==> flow/design.v <==
module para_seg_display (
	clk,
	rst_n,
	din,
	din_vld,
	segment,
	segsel
);
parameter SEG_NUM =1;
input clk ;
input rst_n;
input[4*SEG_NUM-1:0] din;
input[SEG_NUM-1:0] din_vld;
output[7:0] segment;
output[SEG_NUM-1:0] segsel;
reg[7:0] segment;
reg[SEG_NUM-1:0] segsel;
reg[4*SEG_NUM-1:0] din_ff0;
parameter DATA0   = 8'b00000011  ;
parameter DATA1   = 8'b11110011  ;
parameter DATA2   = 8'b00100101  ;
parameter DATA3   = 8'b00001101  ;
parameter DATA4   = 8'b10011001  ;
parameter DATA5   = 8'b01001001  ;
parameter DATA6   = 8'b01000001  ;
parameter DATA7   = 8'b00011111  ;
parameter DATA8   = 8'b00000001  ;
parameter DATA9   = 8'b00001001  ;
parameter TIME_20ms = 5_000_000 ;
reg[23:0] cnt_20ms;
always @(posedge clk or negedge rst_n)begin
    if(!rst_n)begin
        cnt_20ms <= 0;
    end
    else begin
        if(cnt_20ms==TIME_20ms-1) cnt_20ms <= 0;
        else cnt_20ms <= cnt_20ms + 1;
    end
end
reg[3:0] sel_cnt;
always@(posedge clk or negedge rst_n)begin
    if(rst_n==1'b0)begin
        sel_cnt<=3'd0;
    end
    else if(cnt_20ms==TIME_20ms-1) begin
		if(sel_cnt==SEG_NUM-1) sel_cnt<=3'd0;
		else sel_cnt<=sel_cnt+1;
    end
end
always@(posedge clk or negedge rst_n)begin
    if(rst_n==1'b0)begin
        segsel<={SEG_NUM{1'b1}} ;
    end
    else if(cnt_20ms==TIME_20ms-1) begin
        segsel<=~(1<<sel_cnt);
    end
end
reg[3:0] i;
always@(posedge clk or negedge rst_n)begin
    if(rst_n==1'b0)begin
        din_ff0<={ 4*SEG_NUM{1'b0} };
    end
    else begin
        for(i=0;i<SEG_NUM;i=i+1)begin
			if(din_vld[i]) din_ff0[4*(i+1)-1 -:4]<=din[4*(i+1)-1 -:4];
			else din_ff0[4*(i+1)-1 -:4]<=din_ff0[4*(i+1)-1 -:4];
		end
    end
end
reg[3:0] dis_value;
always@(posedge clk or negedge rst_n)begin
    if(rst_n==1'b0)begin
        dis_value<=4'd0;
    end
    else if(cnt_20ms==TIME_20ms-1) begin
        dis_value<=din_ff0[4*(sel_cnt+1)-1 -:4];
    end
end
always@(*)begin
	case(dis_value)
        0:  segment <= DATA0      ;
        1:  segment <= DATA1      ;
        2:  segment <= DATA2      ;
        3:  segment <= DATA3      ;
        4:  segment <= DATA4      ;
        5:  segment <= DATA5      ;
        6:  segment <= DATA6      ;
        7:  segment <= DATA7      ;
        8:  segment <= DATA8      ;
        9:  segment <= DATA9      ;
        default:segment <= 8'hff  ;
    endcase
end
endmodule
Tool chain data of para_seg_display

The steps from the RTL of para_seg_display to its reports follow in flow order.
Line numbers count from 1 in the design file above.
Operators carry their Yosys type and port widths (W data, S select, Z words).
Cell names lack the library's common part.
A cell with -- has no value.

Top: para_seg_display
Clock port: clk
Cell library: sky130hd
Timing corner: tt_025C_1v80

Word level

Counts by Yosys on the flattened word-level netlist (proc, flatten, opt, wreduce; memories kept). Register bits leave out memories and registers merged into their read ports (data or address); mux counts leave out enables and synchronous resets folded into registers. Print and check cells are left out. Cells with the same type and inputs are merged into one.
Memory sizes are those after Yosys's memory passes, which may raise the word count (mostly to a power of two), join words into wider ones and drop unused or constant bits.

Add/subtract/negate cells: 5
Multiply operators: 0
Divide/modulo/power cells: 0
Order comparisons: 0
Equal/unequal tests: 1
Shifts and indexed selects: 2
Mux-type cells: 2
Bitwise gates (word level): 1
Reductions and logical operators: 1

Operator list:

| cell                    | number |
| $add A24 B1 Y24 const B | 1 |
| $eq A24 B23 Y1 const B  | 1 |
| $mux W24                | 1 |
| $shiftx A4 B10 Y4       | 1 |
| $sub A9 B4 Y10 const B  | 1 |
| $add A8 B2 Y9 const B   | 1 |
| $sub A7 B1 Y8 const B   | 1 |
| $add A4 B1 Y5 const B   | 1 |
| $shl A2 B4 Y1 const A   | 1 |
| $logic_not A4 Y1        | 1 |
| $mux W4                 | 1 |
| $not A1 Y1              | 1 |

Register bits: 37
Bits in latches: 0
Memory bits (writable): 0
ROM bits: 112
Word width x clocked read ports: 0
Memories: 1
Cells after elaboration: 18

Memory list:

| name            | words | bits a word | read ports | wr ports | RTL line | RTL |
| (no name shown) | 16    | 7           | 1          | 0        | 80       | `case(dis_value)` |

Logic depth

Depth = most cells in a row (Yosys ltp): at word level without a register or memory, in the mapped netlist without a sequential cell, where the memories' decode and read muxes count.

Depth after elaboration: 5
ABC_AREA: 0
Mapped depth: 6

After synthesis

The flow's flattened synthesis, as Yosys stat reports it; memories are mapped. The netlist is that of the ABC_AREA named above (0 if unset); the other value can give another one.
The area totals of this step are shown rounded.

Cell types:

| cell type | number | total area (sq um) |
| dfrtp_1   | 36     | 900.864 |
| xnor2_1   | 16     | 140.134 |
| ha_1      | 7      | 87.584 |
| nand2_1   | 17     | 63.811 |
| nor2_1    | 17     | 63.811 |
| nand4_1   | 10     | 62.56 |
| mux2i_1   | 6      | 60.058 |
| nand3_1   | 12     | 60.058 |
| mux2_2    | 5      | 56.304 |
| a21oi_1   | 8      | 40.038 |
| inv_1     | 10     | 37.536 |
| xor2_1    | 4      | 35.034 |
| mux2_4    | 2      | 30.029 |
| dfstp_2   | 1      | 26.275 |
| o31ai_1   | 3      | 22.522 |
| or4_1     | 3      | 22.522 |
| nor3_1    | 4      | 20.019 |
| and4_1    | 2      | 17.517 |

Other cell types: 19; their cells: 26.

Cells in the netlist: 189
Synthesis area: 1,900 sq um
Flip-flops: 37

Worst setup path after synthesis

Source: OpenSTA report_checks on the synthesized netlist (no wires, ideal clock, input and output delay 20% of the period each), path of least setup slack; recovery checks are left aside. Register names are those of the netlist, which keeps one name where synthesis merged equal registers.

Kind: flip-flop to flip-flop
Start: register cnt_20ms[20]
End: register sel_cnt[0]
Period: 3,250 ps
Setup time: 125 ps
Launch time at the first pin: 0 ps
Arrival time: 2,040 ps
Setup slack: 1,085 ps
Delay of the path: 2,165 ps
Driving pins on the path: 5
Buffers on the path: 0
Period reached after synthesis: 2,165 ps

"delay of the path" = arrival - input delay + setup time.
"driving pins on the path" counts driving pins, that of a launching flip-flop among them; a cell with two outputs on the path counts twice.
"period reached after synthesis" is the clock period less the worst setup slack; recovery checks do not enter. This is arithmetic on one report: input and output delays are still those of the set period (20% each).
The rows between start and end are the longest chain of elaborated cells between them; the timing report does not say that the signal goes this way. Where chains are equally long, one stands for them.
Each line given opens the expression or statement behind the cell; cells for indexed reads and writes are added by Yosys, which also makes memories of some case tables.
A register here has more assigning lines than the two given.

Cell sequence: dfrtp_1 or4b_1 or4_4 nor3_4 mux2_4
Cells in the longest elaborated chain: 1
Elaborated cells between the ends (all ways): 1
Classes of those cells: eq/ne: 1

Ends and longest elaborated chain, after synthesis:

| what            | RTL line | RTL |
| start, declared | 30       | `reg[23:0] cnt_20ms;` |
| start, assigned | 33       | `cnt_20ms <= 0;` |
| start, assigned | 37       | `else cnt_20ms <= cnt_20ms + 1;` |
| $eq A24 B23 Y1  | 45       | `else if(cnt_20ms==TIME_20ms-1) begin` |
| end, assigned   | 46       | `if(sel_cnt==SEG_NUM-1) sel_cnt<=3'd0;` |
| end, assigned   | 47       | `else sel_cnt<=sel_cnt+1;` |
| end, declared   | 40       | `reg[3:0] sel_cnt;` |

Timing after layout

From the final timing report of stored run 1: the path of least setup slack in the routed layout; clock arrival at registers is part of the times.
The report prints the path's times to 10 ps; the period is as set.

Kind: flip-flop to flip-flop
Start: register cnt_20ms[20]
End: register sel_cnt[0]
Period: 1,930 ps
Setup time: 100 ps
Launch time at the first pin: 360 ps
Arrival time: 2,410 ps
Setup slack: -220 ps
Driving pins on the path: 6
Buffers on the path: 1

The rows between start and end are the longest chain of elaborated cells between them; the timing report does not say that the signal goes this way. Where chains are equally long, one stands for them.
A register here has more assigning lines than the two given.

Cell sequence: dfrtp_1 or4b_4 or4_4 nor3_4 buf_6 mux2_4
Cells in the longest elaborated chain: 1
Elaborated cells between the ends (all ways): 1
Classes of those cells: eq/ne: 1

Ends and longest elaborated chain, post-layout:

| what            | RTL line | RTL |
| start, declared | 30       | `reg[23:0] cnt_20ms;` |
| start, assigned | 33       | `cnt_20ms <= 0;` |
| start, assigned | 37       | `else cnt_20ms <= cnt_20ms + 1;` |
| $eq A24 B23 Y1  | 45       | `else if(cnt_20ms==TIME_20ms-1) begin` |
| end, assigned   | 46       | `if(sel_cnt==SEG_NUM-1) sel_cnt<=3'd0;` |
| end, assigned   | 47       | `else sel_cnt<=sel_cnt+1;` |
| end, declared   | 40       | `reg[3:0] sel_cnt;` |

Wiki page: para_seg_display / flow data

Measured results for para_seg_display: 2 stored runs of the Yosys and OpenROAD flow on sky130hd. The settings differ; the order carries no meaning. The constraints put input and output delay at 20% of the set period each and load the outputs with 0.01 pF.
"clock period reached" is the run's clock period less its worst setup slack. It is reckoned from that one timing run; input and output delays stay at 20% of the period that was set.
"critical path time": the worst setup path's part of the clock period (all of it between registers, 20% less for each end at a port) less its slack. A launch clock that arrives late makes it longer, a capture clock that arrives late makes it shorter.
By "overall power" is meant OpenSTA's value without simulated activity: inputs other than the clock are taken to toggle once in ten clock periods, and the tool carries that through the logic.
"critical path time" is known to 10 ps.
Results are given in rounded form.

## Stored run 1

==> flow/run.sh <==
#!/bin/bash
# the make line also repeats the synthesis and layout settings of config.mk as NAME=value (left out here)
make -C /OpenROAD-flow-scripts/flow DESIGN_CONFIG=/design/flow/config.mk WORK_HOME=/design/flow/orfs CLKGATE_MAP_FILE= finish
==> flow/config.mk <==
export PLATFORM = sky130hd
export DESIGN_NAME = para_seg_display
export DESIGN_NICKNAME = para_seg_display
export VERILOG_FILES = /design/flow/design.v
export SDC_FILE = /design/flow/constraint.sdc
export NUM_CORES = 4
export LEC_CHECK = 0
export ABC_AREA = 0
export CAP_MARGIN = 20
export CELL_PAD_IN_SITES_DETAIL_PLACEMENT = 0
export CORE_MARGIN = 2
export CORE_UTILIZATION = 57
export CTS_CLUSTER_DIAMETER = 311
export GPL_ROUTABILITY_DRIVEN = 1
export MIN_ROUTING_LAYER = met1
export PLACE_DENSITY = 0.77
export SLEW_MARGIN = 40
==> flow/constraint.sdc <==
create_clock -name core_clock -period 1.93 [get_ports {clk}]
set_input_delay 0.3860 -clock core_clock [delete_from_list [all_inputs] [get_ports {clk}]]
set_output_delay 0.3860 -clock core_clock [all_outputs]
set_load 0.01 [all_outputs]

| result of stored run 1 | value |
|---|---|
| overall die area | 3,900 sq um |
| standard-cell area of the final layout | 2,500 sq um |
| critical path time | 2,150 ps |
| worst setup path type | flip-flop to flip-flop |
| clock period reached | 2,152 ps |
| utilization of the finished layout | 0.77 |
| netlist area reported by Yosys | 1,900 sq um |
| worst setup slack after layout | -220 ps |
| overall power | 1,400 uW |
| setup TNS | -2,900 ps |

## Stored run 2

==> flow/run.sh <==
#!/bin/bash
# the make line also repeats the synthesis and layout settings of config.mk as NAME=value (left out here)
make -C /OpenROAD-flow-scripts/flow DESIGN_CONFIG=/design/flow/config.mk WORK_HOME=/design/flow/orfs CLKGATE_MAP_FILE= finish
==> flow/config.mk <==
export PLATFORM = sky130hd
export DESIGN_NAME = para_seg_display
export DESIGN_NICKNAME = para_seg_display
export VERILOG_FILES = /design/flow/design.v
export SDC_FILE = /design/flow/constraint.sdc
export NUM_CORES = 4
export LEC_CHECK = 0
export CAP_MARGIN = 20
export CORE_MARGIN = 2
export CORE_UTILIZATION = 19
export CTS_CLUSTER_DIAMETER = 322
export CTS_CLUSTER_SIZE = 68
export GPL_ROUTABILITY_DRIVEN = 1
export GPL_TIMING_DRIVEN = 0
export MAX_ROUTING_LAYER = met4
export PLACE_DENSITY_LB_ADDON = 0.22
export SETUP_SLACK_MARGIN = 0.41
export SLEW_MARGIN = 20
==> flow/constraint.sdc <==
create_clock -name core_clock -period 3.35 [get_ports {clk}]
set_input_delay 0.6700 -clock core_clock [delete_from_list [all_inputs] [get_ports {clk}]]
set_output_delay 0.6700 -clock core_clock [all_outputs]
set_load 0.01 [all_outputs]

| result of stored run 2 | value |
|---|---|
| critical path time | 2,020 ps |
| worst setup path type | flip-flop to output port |
| setup TNS | 0 ps |
| netlist area reported by Yosys | 1,900 sq um |
| clock period reached | 2,687 ps |
| standard-cell area of the final layout | 2,400 sq um |
| utilization of the finished layout | 0.24 |
| overall die area | 11,000 sq um |
| overall power | 890 uW |
| worst setup slack after layout | 660 ps |
