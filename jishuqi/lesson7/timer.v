==> flow/design.v <==
module seg_led (
	clk,
	rst_n,
	segment,
	segsel,
	key
);
input clk ;
input rst_n;
input key;
output[7:0] segment;
output[5:0] segsel;
reg[7:0] segment;
reg[5:0] segsel;
parameter DATA0   = 8'b00000011  ;
parameter DATA1   = 8'b11110011  ;
parameter DATA2   = 8'b00100101  ;
parameter DATA3   = 8'b00001101  ;
parameter DATA4   = 8'b10011001  ;
parameter DATA5   = 8'b01001001  ;
parameter DATA6   = 8'b01000001  ;
parameter DATA7   = 8'b00011111  ;
parameter DATA8   = 8'b00000001  ;
parameter DATA9   = 8'b00001001  ;
parameter TIME_20ms = 1_000_000 ;
reg[20:0] cnt_20ms;
always @(posedge clk or negedge rst_n)begin
    if(!rst_n)begin
        cnt_20ms <= 0;
    end
    else if( !key ) begin
        if(cnt_20ms<TIME_20ms-1)  cnt_20ms <= cnt_20ms + 1;
    end
	else cnt_20ms<=0;
end
reg key_flag,key_flagr;
always@(posedge clk or negedge rst_n)begin
    if(rst_n==1'b0)begin
        key_flag<=0;
    end
    else if(cnt_20ms==TIME_20ms-1) begin
        key_flag<=1;
    end
	else key_flag<=0;
end
always@(posedge clk or negedge rst_n)begin
    if(rst_n==1'b0)begin
		key_flagr<=0;
    end
    else begin
		key_flagr<=key_flag;
    end
end
wire key_en;
reg pause;
assign key_en=~key_flagr&key_flag;
always@(posedge clk or negedge rst_n)begin
    if(rst_n==1'b0)begin
        pause<=0;
    end
    else  begin
        if(key_en) pause<=~pause;
    end
end
parameter TIME_1s = 50_000_000 ;
reg[23:0] cnt_1s;
always @(posedge clk or negedge rst_n)begin
    if(!rst_n)begin
        cnt_1s <= 0;
    end
    else if(pause==0) begin
        if(cnt_1s==TIME_1s-1) cnt_1s <= 0;
        else cnt_1s <= cnt_1s + 1;
    end
end
reg[3:0] shi_s,shi_g,fen_s,fen_g,miao_s,miao_g;
always@(posedge clk or negedge rst_n)begin
    if(rst_n==1'b0)begin
        miao_g<=0;
    end
    else if(cnt_1s==TIME_1s-1&&pause==0) begin
        if( miao_g==9 ) miao_g<=0;
		else miao_g<=miao_g+1;
	end
end
always@(posedge clk or negedge rst_n)begin
    if(rst_n==1'b0)begin
        miao_s<=0;
    end
    else if( miao_g==9 && cnt_1s==TIME_1s-1) begin
        if( miao_s==5 ) miao_s<=0;
		else miao_s<=miao_s+1;
	end
end
always@(posedge clk or negedge rst_n)begin
    if(rst_n==1'b0)begin
        fen_g<=0;
    end
    else if(miao_s==5 && miao_g==9 && cnt_1s==TIME_1s-1) begin
        if( fen_g==9 ) fen_g<=0;
		else fen_g<=fen_g+1;
	end
end
always@(posedge clk or negedge rst_n)begin
    if(rst_n==1'b0)begin
        fen_s<=0;
    end
    else if( fen_g==9 && miao_s==5 && miao_g==9 && cnt_1s==TIME_1s-1) begin
        if( fen_s==5 ) fen_s<=0;
		else fen_s<=fen_s+1;
	end
end
wire[3:0] shi_g_thd;
always@(posedge clk or negedge rst_n)begin
    if(rst_n==1'b0)begin
        shi_g<=0;
    end
    else if(fen_s==5 &&fen_g==9 &&miao_s==5 && miao_g==9 && cnt_1s==TIME_1s-1) begin
		if(shi_g==shi_g_thd) shi_g<=0;
		else shi_g<=shi_g+1;
	end
end
assign shi_g_thd=shi_s<2?9:3;
always@(posedge clk or negedge rst_n)begin
    if(rst_n==1'b0)begin
        shi_s<=0;
    end
    else if(shi_g==shi_g_thd && fen_s==5 &&fen_g==9 &&miao_s==5 && miao_g==9 && cnt_1s==TIME_1s-1) begin
        if( shi_s==2 ) shi_s<=0;
		else shi_s<=shi_s+1;
	end
end
reg[5:0] dis_value;
always@(*)begin
    case( segsel )
      	6'b11_1110 : dis_value=miao_g ;
		6'b11_1101 : dis_value=miao_s ;
		6'b11_1011 : dis_value=fen_g ;
		6'b11_0111 : dis_value=fen_s ;
		6'b10_1111 : dis_value=shi_g ;
		6'b01_1111 : dis_value=shi_s ;		
      	default:  ;
    endcase
end
parameter TIME_20us = 1000 ;
reg[9:0] cnt_20us;
always @(posedge clk or negedge rst_n)begin
    if(!rst_n)begin
        cnt_20us <= 0;
    end
    else begin
        if(cnt_20us==TIME_20us-1) cnt_20us <= 0;
        else cnt_20us <= cnt_20us + 1;
    end
end
always@(posedge clk or negedge rst_n)begin
    if(rst_n==1'b0)begin
        segsel<=6'h3e;
    end
    else if(cnt_20us==TIME_20us-1) begin
		segsel<={segsel[4:0],segsel[5]};		
    end
end
always@(*)begin
	case( dis_value )
        0:  segment <= DATA0      ;
        1:  segment <= DATA1      ;
        2:  segment <= DATA2      ;
        3:  segment <= DATA3      ;
        4:  segment <= DATA4      ;
        5:  segment <= DATA5      ;
        6:  segment <= DATA6      ;
        7:  segment <= DATA7      ;
        8:  segment <= DATA8      ;
        9:  segment <= DATA9      ;
        default:segment <= 8'hff  ;
    endcase
end
endmodule
**Tool chain data of seg_led**

What the tools print for seg_led, step after step.
Line numbers count from 1 in the design file above.
The mark -- stands for no value.

- Top module: seg_led
- Clock port: clk
- Library: sky130hd
- Corner: tt_025C_1v80

**Word-level counts**

Yosys after proc, flatten, opt, wreduce and memory -nomap, before mapping. Enables and synchronous resets that opt folds into registers are not counted as muxes. Memory bits, and registers merged into a memory's read port (data or address), are not among the register bits. Print and check cells are not counted. Equal cells are merged and count once.
Yosys's memory passes give these memory sizes; they may raise the number of words (mostly to a power of two), join words into wider ones and drop unused or constant bits.

- Cells after elaboration: 6
- Register bits after elaboration: 16
- Memories kept: 1
- Input bits: 3
- ROM bits: 112

- Multiplexer cells: 1
- Add/subtract/negate cells: 1
- Equality and inequality tests: 1

Memory list:

| name | depth | width | read ports | wr ports | line | text |
|---|---|---|---|---|---|---|
| (name not given) | 16 | 7 | 1 | 0 | 165 | `case( dis_value )` |

Operators by type and width:

| cell | number |
|---|---|
| adder 10 x 1 -> 10 bit with constant B | 1 |
| == test 10 bit with constant B | 1 |
| two-way mux 10 bit | 1 |

**Longest topological paths**

Longest topological path by Yosys (ltp), each cell counted once; first at word level (registers and memories cut), then after technology mapping (sequential cells cut; the memories' decode and read muxes count).

- Depth in word-level cells: 2
- ABC_AREA: 0
- Gate-level depth with buffers: 4

**Netlist**

Source: synth_stat.txt of the flow (Yosys; design flattened, memories mapped). It holds for the ABC_AREA given above (unset counts as 0); a run with the other value may have another netlist.

Cells by type:

| cell | number | total area (sq um) |
|---|---|---|
| sky130_fd_sc_hd__dfrtp_1 | 11 | 275.264 |
| sky130_fd_sc_hd__dfstp_2 | 5 | 131.376 |
| sky130_fd_sc_hd__buf_4 | 9 | 67.565 |
| sky130_fd_sc_hd__mux2_2 | 6 | 67.565 |
| sky130_fd_sc_hd__nand3_1 | 5 | 25.024 |
| sky130_fd_sc_hd__nand4b_4 | 1 | 23.773 |
| sky130_fd_sc_hd__nor4_4 | 1 | 21.27 |
| sky130_fd_sc_hd__nand4_1 | 3 | 18.768 |
| sky130_fd_sc_hd__o311ai_0 | 2 | 17.517 |
| sky130_fd_sc_hd__xnor2_1 | 2 | 17.517 |
| sky130_fd_sc_hd__xor2_1 | 2 | 17.517 |
| sky130_fd_sc_hd__inv_1 | 4 | 15.014 |
| sky130_fd_sc_hd__nor2_1 | 4 | 15.014 |
| sky130_fd_sc_hd__ha_1 | 1 | 12.512 |
| sky130_fd_sc_hd__nand2_1 | 3 | 11.261 |
| sky130_fd_sc_hd__nor3_1 | 2 | 10.01 |
| sky130_fd_sc_hd__a2bb2oi_1 | 1 | 8.758 |
| sky130_fd_sc_hd__and2b_2 | 1 | 8.758 |

Not listed: further types 12, cells in them 13.

- Mapped cells: 76
- Buffer cells: 10
- Cell area after synthesis: 845.8 sq um
- Area of sequential cells: 406.6 sq um
- Flip-flop cells: 16

**Path before layout**

Path of least setup slack by OpenSTA after synthesis, without wires, with an ideal clock, recovery checks aside; 20% of the period is set as input and as output delay. Where synthesis merged equal registers, the netlist keeps one of their names.

- Path type: reg-to-reg
- From: reg cnt_20us[0]
- To: reg segsel[0]
- Path delay: 1701 ps
- Library setup time: 125 ps
- Path slack: 229 ps
- Period: 1930 ps
- Required time: 1805 ps
- Arrival: 1576 ps
- Path buffers: 0
- Driving pins on the path: 5
- Launch time at the first pin: 0 ps
- Synthesis period reached: 1701 ps

"path delay" is the arrival time less input delay plus setup time.
"driving pins on the path" counts driving pins, that of a launching flip-flop among them; a cell with two outputs on the path counts twice.
"synthesis period reached" = period - worst setup slack (recovery checks aside). The figure is calculated, with input and output delays left at 20% of the set period.
Between the ends stands the longest chain of elaborated cells between them, by number of cells; it is not shown to be the way that was timed. Of several equally long chains one is given.
Each line given opens the expression or statement behind the cell; cells for indexed reads and writes are added by Yosys, which also makes memories of some case tables.
At most two assigning lines are given for a register; there are more.

- Cells stage by stage: sky130_fd_sc_hd__dfrtp_1 sky130_fd_sc_hd__ha_1 sky130_fd_sc_hd__nand4b_4 sky130_fd_sc_hd__nor4_4 sky130_fd_sc_hd__mux2_2
- Length of the longest elaborated chain: 1
- Elaborated cells between the ends (all ways): 1
- Those cells by class: eq/ne: 1

RTL lines, path post-synthesis:

| what | line | text |
|---|---|---|
| from (decl) | 146 | `reg[9:0] cnt_20us;` |
| from (assign) | 149 | `cnt_20us <= 0;` |
| from (assign) | 153 | `else cnt_20us <= cnt_20us + 1;` |
| == test 10 bit | 160 | `else if(cnt_20us==TIME_20us-1) begin` |
| to (assign) | 158 | `segsel<=6'h3e;` |
| to (assign) | 161 | `segsel<={segsel[4:0],segsel[5]};` |
| to (decl) | 12 | `output[5:0] segsel;` |

**Timing after layout**

From the final timing report of stored run 1: the path of least setup slack in the routed layout; clock arrival at registers is part of the times.
The report prints the path's times to 10 ps; the period is as set.

- Path type: reg-to-output
- From: reg segsel[5]
- To: out segsel[5]
- Period: 3400 ps
- Path slack: 1300 ps
- Required time: 2720 ps
- Path buffers: 1
- Output delay: 680 ps
- Launch time at the first pin: 310 ps
- Driving pins on the path: 2
- Arrival: 1420 ps

- Cells stage by stage: sky130_fd_sc_hd__dfstp_2 sky130_fd_sc_hd__clkdlybuf4s50_1
- Length of the longest elaborated chain: 0
- Elaborated cells between the ends (all ways): 0

RTL lines, path post-layout:

| what | line | text |
|---|---|---|
| from (decl) | 12 | `output[5:0] segsel;` |
| from (assign) | 158 | `segsel<=6'h3e;` |
| from (assign) | 161 | `segsel<={segsel[4:0],segsel[5]};` |
| to (decl) | 12 |  |

Ticket comment

Flow measurements of seg_led on sky130hd: 2 stored runs with different settings, listed in no order. Input and output delays are each 20% of the period that was set; the output load is 0.01 pF.
"reached clock period" means the clock period less the worst setup slack. The figure is calculated, with input and output delays left at 20% of the set period.
"critical setup path time": the worst setup path's part of the clock period (all of it between registers, 20% less for each end at a port) less its slack. A launch clock that arrives late makes it longer, a capture clock that arrives late makes it shorter.
"total power after layout" is the tool's figure for a default switching activity; nothing was simulated.
"critical setup path time" is given in steps of 10 ps.

### Stored run 1

==> flow/run.sh <==
#!/bin/bash
# the make line also repeats the synthesis and layout settings of config.mk as NAME=value (left out here)
make -C /OpenROAD-flow-scripts/flow DESIGN_CONFIG=/design/flow/config.mk WORK_HOME=/design/flow/orfs CLKGATE_MAP_FILE= finish
==> flow/config.mk <==
export PLATFORM = sky130hd
export DESIGN_NAME = seg_led
export DESIGN_NICKNAME = seg_led
export VERILOG_FILES = /design/flow/design.v
export SDC_FILE = /design/flow/constraint.sdc
export NUM_CORES = 4
export LEC_CHECK = 0
export CAP_MARGIN = 20
export CELL_PAD_IN_SITES_DETAIL_PLACEMENT = 2
export CORE_MARGIN = 2
export CORE_UTILIZATION = 33
export GPL_ROUTABILITY_DRIVEN = 1
export MIN_ROUTING_LAYER = met2
export PLACE_DENSITY = 0.55
export SETUP_SLACK_MARGIN = 0.23
export SLEW_MARGIN = 20
export TNS_END_PERCENT = 10
==> flow/constraint.sdc <==
create_clock -name core_clock -period 3.4 [get_ports {clk}]
set_input_delay 0.6800 -clock core_clock [delete_from_list [all_inputs] [get_ports {clk}]]
set_output_delay 0.6800 -clock core_clock [all_outputs]
set_load 0.01 [all_outputs]

Results of stored run 1:
- Critical setup path time: 1420 ps
- Type of the worst setup path: reg-to-output
- Synthesized cell area: 845.8 sq um
- Total power after layout: 0.0003353 W
- Worst slack on setup checks: 1297 ps
- Worst hold slack: 492 ps
- Standard-cell area after routing: 940.9 sq um
- Die footprint: 2983.9 sq um
- Reached clock period: 2103 ps

### Stored run 2

==> flow/run.sh <==
#!/bin/bash
# the make line also repeats the synthesis and layout settings of config.mk as NAME=value (left out here)
make -C /OpenROAD-flow-scripts/flow DESIGN_CONFIG=/design/flow/config.mk WORK_HOME=/design/flow/orfs CLKGATE_MAP_FILE= finish
==> flow/config.mk <==
export PLATFORM = sky130hd
export DESIGN_NAME = seg_led
export DESIGN_NICKNAME = seg_led
export VERILOG_FILES = /design/flow/design.v
export SDC_FILE = /design/flow/constraint.sdc
export NUM_CORES = 4
export LEC_CHECK = 0
export ABC_AREA = 1
export CAP_MARGIN = 25
export CELL_PAD_IN_SITES_DETAIL_PLACEMENT = 0
export CELL_PAD_IN_SITES_GLOBAL_PLACEMENT = 2
export CORE_MARGIN = 9
export CORE_UTILIZATION = 18
export CTS_CLUSTER_DIAMETER = 150
export PLACE_DENSITY_LB_ADDON = 0.03
export SLEW_MARGIN = 35
==> flow/constraint.sdc <==
create_clock -name core_clock -period 2.42 [get_ports {clk}]
set_input_delay 0.4840 -clock core_clock [delete_from_list [all_inputs] [get_ports {clk}]]
set_output_delay 0.4840 -clock core_clock [all_outputs]
set_load 0.01 [all_outputs]

Results of stored run 2:
- Critical setup path time: 1330 ps
- Type of the worst setup path: reg-to-output
- Synthesized cell area: 863.3 sq um
- Total power after layout: 0.0004933 W
- Worst slack on setup checks: 608 ps
- Worst hold slack: 479 ps
- Standard-cell area after routing: 1002.2 sq um
- Die footprint: 7613.4 sq um
- Reached clock period: 1812 ps
